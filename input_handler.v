==> flow/design.v <==
module input_handler (
    input wire clk, reset,
    input wire logic_0_button, logic_1_button, activity_button,
    output reg [3:0] x_output, y_output,
    output reg valid_coordinate
);
	 reg [3:0] x_counter, y_counter;
    reg [1:0] state, next_state;
    localparam IDLE = 2'b00, X_INPUT = 2'b01, Y_INPUT = 2'b10, VALIDATE = 2'b11;
    always @(posedge clk or posedge reset) begin
		if (reset) begin
			state <= IDLE;
         x_counter <= 4'b0000;
         y_counter <= 4'b0000;
         x_output <= 4'b0000;
         y_output <= 4'b0000;
         valid_coordinate <= 0;
		end else begin
         state <= next_state;
         if (state == X_INPUT) begin
				if (~logic_0_button) begin
					x_counter <= x_counter + 1'b1;
               x_output <= (x_output >> 1);
            end 
				else if (~logic_1_button) begin
               x_counter <= x_counter + 1'b1;
               x_output <= (x_output >> 1) + 4'b1000;
            end
         end 
			else if (state == Y_INPUT) begin
            if (~logic_1_button) begin
					y_output <= (y_output >> 1) + 4'b1000;
               y_counter <= y_counter + 1'b1;
            end 
				else if (~logic_0_button) begin
               y_output <= (y_output >> 1);
               y_counter <= y_counter + 1'b1;                    
            end
         end
         if (state == VALIDATE && ~activity_button)
				valid_coordinate <= 1'b1;
         else
            valid_coordinate <= 0;
         end
      end
    always @* begin
		if (reset) next_state = IDLE;
		else begin
			case (state)
				IDLE: begin
                  if (~logic_0_button || ~logic_1_button) begin
							if (x_counter == 4'b0100)
								next_state = Y_INPUT;
							else 
								next_state = X_INPUT;
							end
                  else
                        next_state = IDLE;
						end
            X_INPUT: begin
					if (x_counter == 4'b0100)
						next_state = Y_INPUT;
               else if (~logic_0_button || ~logic_1_button)
                  next_state = X_INPUT;
               else
                  next_state = IDLE;
               end
            Y_INPUT: begin
               if (y_counter == 4'b0100)
						next_state = VALIDATE;
					else if (~logic_0_button || ~logic_1_button)
                  next_state = Y_INPUT;
					else
                  next_state = IDLE;
               end
            VALIDATE: begin
               if (~activity_button)
                  next_state = IDLE;
               else
                  next_state = VALIDATE;
               end
         endcase
      end
    end
endmodule 
# --- Reports on input_handler ---
# What the tools print for input_handler, step after step.
# Line numbers count from 1 in the design file above.
# Cell names lack the library's common part.
inputs:
  top: "input_handler"
  clock: "clk"
  lib: "sky130hd"
  pvt_corner: "tt_025C_1v80"

# --- Word-level counts ---
# Counts by Yosys on the flattened word-level netlist (proc, flatten, opt, wreduce; memories kept). Register bits leave out memories and registers merged into their read ports (data or address). Print and check cells are left out. Cells with the same type and inputs are merged into one.
bits:
  ff_bits: 19
  latch_bits: 0
  mem_bits_rw: 0
  mem_bits_ro: 0
  clocked_rd_ports_x_width: 0
  mem_count: 0
  input_bits: 5
  out_inout_bits: 9
  word_cells: 43
op_classes:
  n_addsub: 4
  n_mul: 0
  div_mod_pow: 0
  compare: 0
  equal: 6
  shift: 0
  muxes: 18
  bitwise: 4
  n_reduce_logical: 5
ops:
  columns: ["op", "n"]
  rows:
  - ["two-way mux 4 bit", 8]
  - ["two-way mux 2 bit", 7]
  - ["adder 3 x 4 -> 4 bit with constant B", 2]
  - ["adder 4 x 1 -> 4 bit with constant B", 2]
  - ["equality test 4 x 3 -> 1 bit with constant B", 2]
  - ["case mux 2 bit (select 4 bit)", 1]
  - ["NOT 1 bit", 4]
  - ["equality test 2 bit with constant B", 2]
  - ["AND reduction 3 bit", 1]
  - ["equality test 2 x 1 -> 1 bit with constant B", 1]
  - ["!= test 2 bit with constant B", 1]
  - ["logical NOT 2 bit", 1]
  - ["AND reduction 2 bit", 1]
  - ["two-way mux 1 bit", 2]
  - ["logical AND 1 bit", 1]
  - ["logical OR 1 bit", 1]

# --- Depth ---
# Longest topological path by Yosys (ltp), each cell counted once; first at word level (registers and memories cut), then after technology mapping (sequential cells cut; the memories' decode and read muxes count).
depth:
  depth_word: 6
  ABC_AREA: 0
  depth_mapped: 5
  depth_no_buf: 5

# --- Netlist ---
# Source: synth_stat.txt of the flow (Yosys; design flattened, memories mapped). It holds for the ABC_AREA given above (unset counts as 0); a run with the other value may have another netlist.
types:
  columns: ["cell", "n", "type_area_um2"]
  rows:
  - ["dfrtp_1", 20, 500.48]
  - ["mux2_2", 8, 90.086]
  - ["xnor2_1", 6, 52.55]
  - ["ha_1", 4, 50.048]
  - ["dfstp_2", 1, 26.275]
  - ["nand4b_1", 3, 26.275]
  - ["inv_1", 6, 22.522]
  - ["a21boi_4", 1, 18.768]
  - ["nand3b_1", 2, 15.014]
  - ["o21ai_0", 3, 15.014]
  - ["nand4_1", 2, 12.512]
  - ["nand4_2", 1, 12.512]
  - ["nand2_1", 3, 11.261]
  - ["nand3b_2", 1, 11.261]
  - ["mux2i_1", 1, 10.01]
  - ["nand3_1", 2, 10.01]
  - ["a221oi_1", 1, 8.758]
  - ["and3b_1", 1, 8.758]
# Not listed: further types 6, cells in them 6.
synth_totals:
  cell_count: 72
  area_um2: 934.6
  seqArea_um2: 526.8
  ff_cells: 21
  n_buf: 0

# --- Worst setup path after synthesis ---
# Source: OpenSTA report_checks on the synthesized netlist (no wires, ideal clock, input and output delay 20% of the period each), path of least setup slack; recovery checks are left aside. Register names are those of the netlist, which keeps one name where synthesis merged equal registers.
synth_path:
  kind: "reg2reg"
  startpoint: "reg state"
  endpoint: "reg x_output[3]"
  period_ns: 1.24
  setup_ns: 0.125
  t_first_pin_ns: 0.000
  arrival_ns: 1.031
  t_required_ns: 1.115
  setup_slack_ns: 0.084
  delay_ns: 1.156
  path_stages: 3
  path_buffers: 0
  period_less_setup_slack_ns: 1.156
# "delay_ns" is the arrival time less input delay plus setup time.
# "path_stages": output pins that drive a net of the path, with the launching flip-flop's if there is one; two outputs of one cell count as two.
# "period_less_setup_slack_ns" = period - worst setup slack (recovery checks aside). The figure is calculated, with input and output delays left at 20% of the set period.
# Where an end lacks its bit number, it is one bit of the signal, or one of the new flip-flops if synthesis recoded a state register.
# Between the ends stands the longest chain of elaborated cells between them, by number of cells; it is not shown to be the way that was timed. Of several equally long chains one is given.
# A line is the first line of the expression or statement that the cell stems from. Yosys adds cells for indexed reads and writes and turns some case tables into memories.
# At most two assigning lines are given for a register; there are more.
synth_via:
  path_cell_list: "dfrtp_1 -> a21boi_4 -> mux2_2"
  elab_chain_cells: 2
  cone_cells: 2
  classes_between: "1 x eq/ne; 1 x reduce/logical"
synth_lines:
  columns: ["item", "line", "rtl"]
  rows:
  - ["start: declaration", 8, "reg [1:0] state, next_state;"]
  - ["start: assignment", 12, "state <= IDLE;"]
  - ["start: assignment", 19, "state <= next_state;"]
  - ["equality test 2 x 1 -> 1 bit", 20, "if (state == X_INPUT) begin"]
  - ["AND reduction 2 bit", null, null]
  - ["end: assignment", 23, "x_output <= (x_output >> 1);"]
  - ["end: assignment", 27, "x_output <= (x_output >> 1) + 4'b1000;"]
  - ["end: declaration", 4, "output reg [3:0] x_output, y_output,"]

# --- Timing after layout ---
# From the final timing report of record 1: the path of least setup slack in the routed layout; clock arrival at registers is part of the times.
layout_path:
  kind: "reg2reg"
  startpoint: "reg state"
  endpoint: "reg x_output[1]"
  period_ns: 1.12
  setup_ns: 0.10
  t_first_pin_ns: 0.30
  arrival_ns: 1.40
  t_required_ns: 1.32
  setup_slack_ns: -0.08
  path_stages: 3
  path_buffers: 0
# Where an end lacks its bit number, it is one bit of the signal, or one of the new flip-flops if synthesis recoded a state register.
# Between the ends stands the longest chain of elaborated cells between them, by number of cells; it is not shown to be the way that was timed. Of several equally long chains one is given.
# At most two assigning lines are given for a register; there are more.
layout_via:
  path_cell_list: "dfrtp_1 -> a21boi_4 -> mux2_4"
  elab_chain_cells: 2
  cone_cells: 2
  classes_between: "1 x eq/ne; 1 x reduce/logical"
layout_lines:
  columns: ["item", "line", "rtl"]
  rows:
  - ["start: declaration", 8, "reg [1:0] state, next_state;"]
  - ["start: assignment", 12, "state <= IDLE;"]
  - ["start: assignment", 19, "state <= next_state;"]
  - ["equality test 2 x 1 -> 1 bit", 20, "if (state == X_INPUT) begin"]
  - ["AND reduction 2 bit", null, null]
  - ["end: assignment", 23, "x_output <= (x_output >> 1);"]
  - ["end: assignment", 27, "x_output <= (x_output >> 1) + 4'b1000;"]
  - ["end: declaration", 4, "output reg [3:0] x_output, y_output,"]

Record of 2 stored runs of the RTL-to-layout flow on input_handler, platform sky130hd. The runs are unordered. Constraints: input delay and output delay 20% of the set period each, output load 0.01 pF.
"period_reached_ns" = clock period - worst setup slack. The figure is calculated, with input and output delays left at 20% of the set period.
"critical_path_time_ns" is the time allowed to the run's worst setup path (the clock period less input and output delay, where it has them) less its slack. Clock arrival times count: a late capture clock shortens it, a late launch clock lengthens it.
"fin_power_w" is the tool's figure for a default switching activity; nothing was simulated.

--- record 1 ---
==> flow/run.sh <==
#!/bin/bash
# the make line also repeats the synthesis and layout settings of config.mk as NAME=value (left out here)
make -C /OpenROAD-flow-scripts/flow DESIGN_CONFIG=/design/flow/config.mk WORK_HOME=/design/flow/orfs CLKGATE_MAP_FILE= finish
==> flow/config.mk <==
export PLATFORM = sky130hd
export DESIGN_NAME = input_handler
export DESIGN_NICKNAME = input_handler
export VERILOG_FILES = /design/flow/design.v
export SDC_FILE = /design/flow/constraint.sdc
export NUM_CORES = 4
export LEC_CHECK = 0
export CAP_MARGIN = 20
export CORE_MARGIN = 2
export CORE_UTILIZATION = 40
export SLEW_MARGIN = 20
==> flow/constraint.sdc <==
create_clock -name core_clock -period 1.12 [get_ports {clk}]
set_input_delay 0.2240 -clock core_clock [delete_from_list [all_inputs] [get_ports {clk}]]
set_output_delay 0.2240 -clock core_clock [all_outputs]
set_load 0.01 [all_outputs]

==> results, as YAML <==
results:
  period_reached_ns: 1.204
  final_util_frac: 0.623
  timing.setup.tns_ns: -0.456
  yosys.chip_area_um2: 934.6
  worst_hold_slack_ns: 0.347
  design.die.area_um2: 2739.5
  finalCellArea_um2: 1378.8
  timing.setup.ws_ns: -0.084
  critical_path_time_ns: 1.20
  worst_path_kind: "reg2reg"
  fin_power_w: 0.003138

--- record 2 ---
==> flow/run.sh <==
#!/bin/bash
# the make line also repeats the synthesis and layout settings of config.mk as NAME=value (left out here)
make -C /OpenROAD-flow-scripts/flow DESIGN_CONFIG=/design/flow/config.mk WORK_HOME=/design/flow/orfs CLKGATE_MAP_FILE= finish
==> flow/config.mk <==
export PLATFORM = sky130hd
export DESIGN_NAME = input_handler
export DESIGN_NICKNAME = input_handler
export VERILOG_FILES = /design/flow/design.v
export SDC_FILE = /design/flow/constraint.sdc
export NUM_CORES = 4
export LEC_CHECK = 0
export CAP_MARGIN = 25
export CELL_PAD_IN_SITES_DETAIL_PLACEMENT = 2
export CORE_MARGIN = 2
export CORE_UTILIZATION = 44
export CTS_CLUSTER_DIAMETER = 347
export HOLD_SLACK_MARGIN = 0.05
export SETUP_SLACK_MARGIN = 0.37
export SLEW_MARGIN = 20
==> flow/constraint.sdc <==
create_clock -name core_clock -period 1.27 [get_ports {clk}]
set_input_delay 0.2540 -clock core_clock [delete_from_list [all_inputs] [get_ports {clk}]]
set_output_delay 0.2540 -clock core_clock [all_outputs]
set_load 0.01 [all_outputs]

==> results, as YAML <==
outcome: "did not finish, clock tree synthesis stopped with DPL-0033"
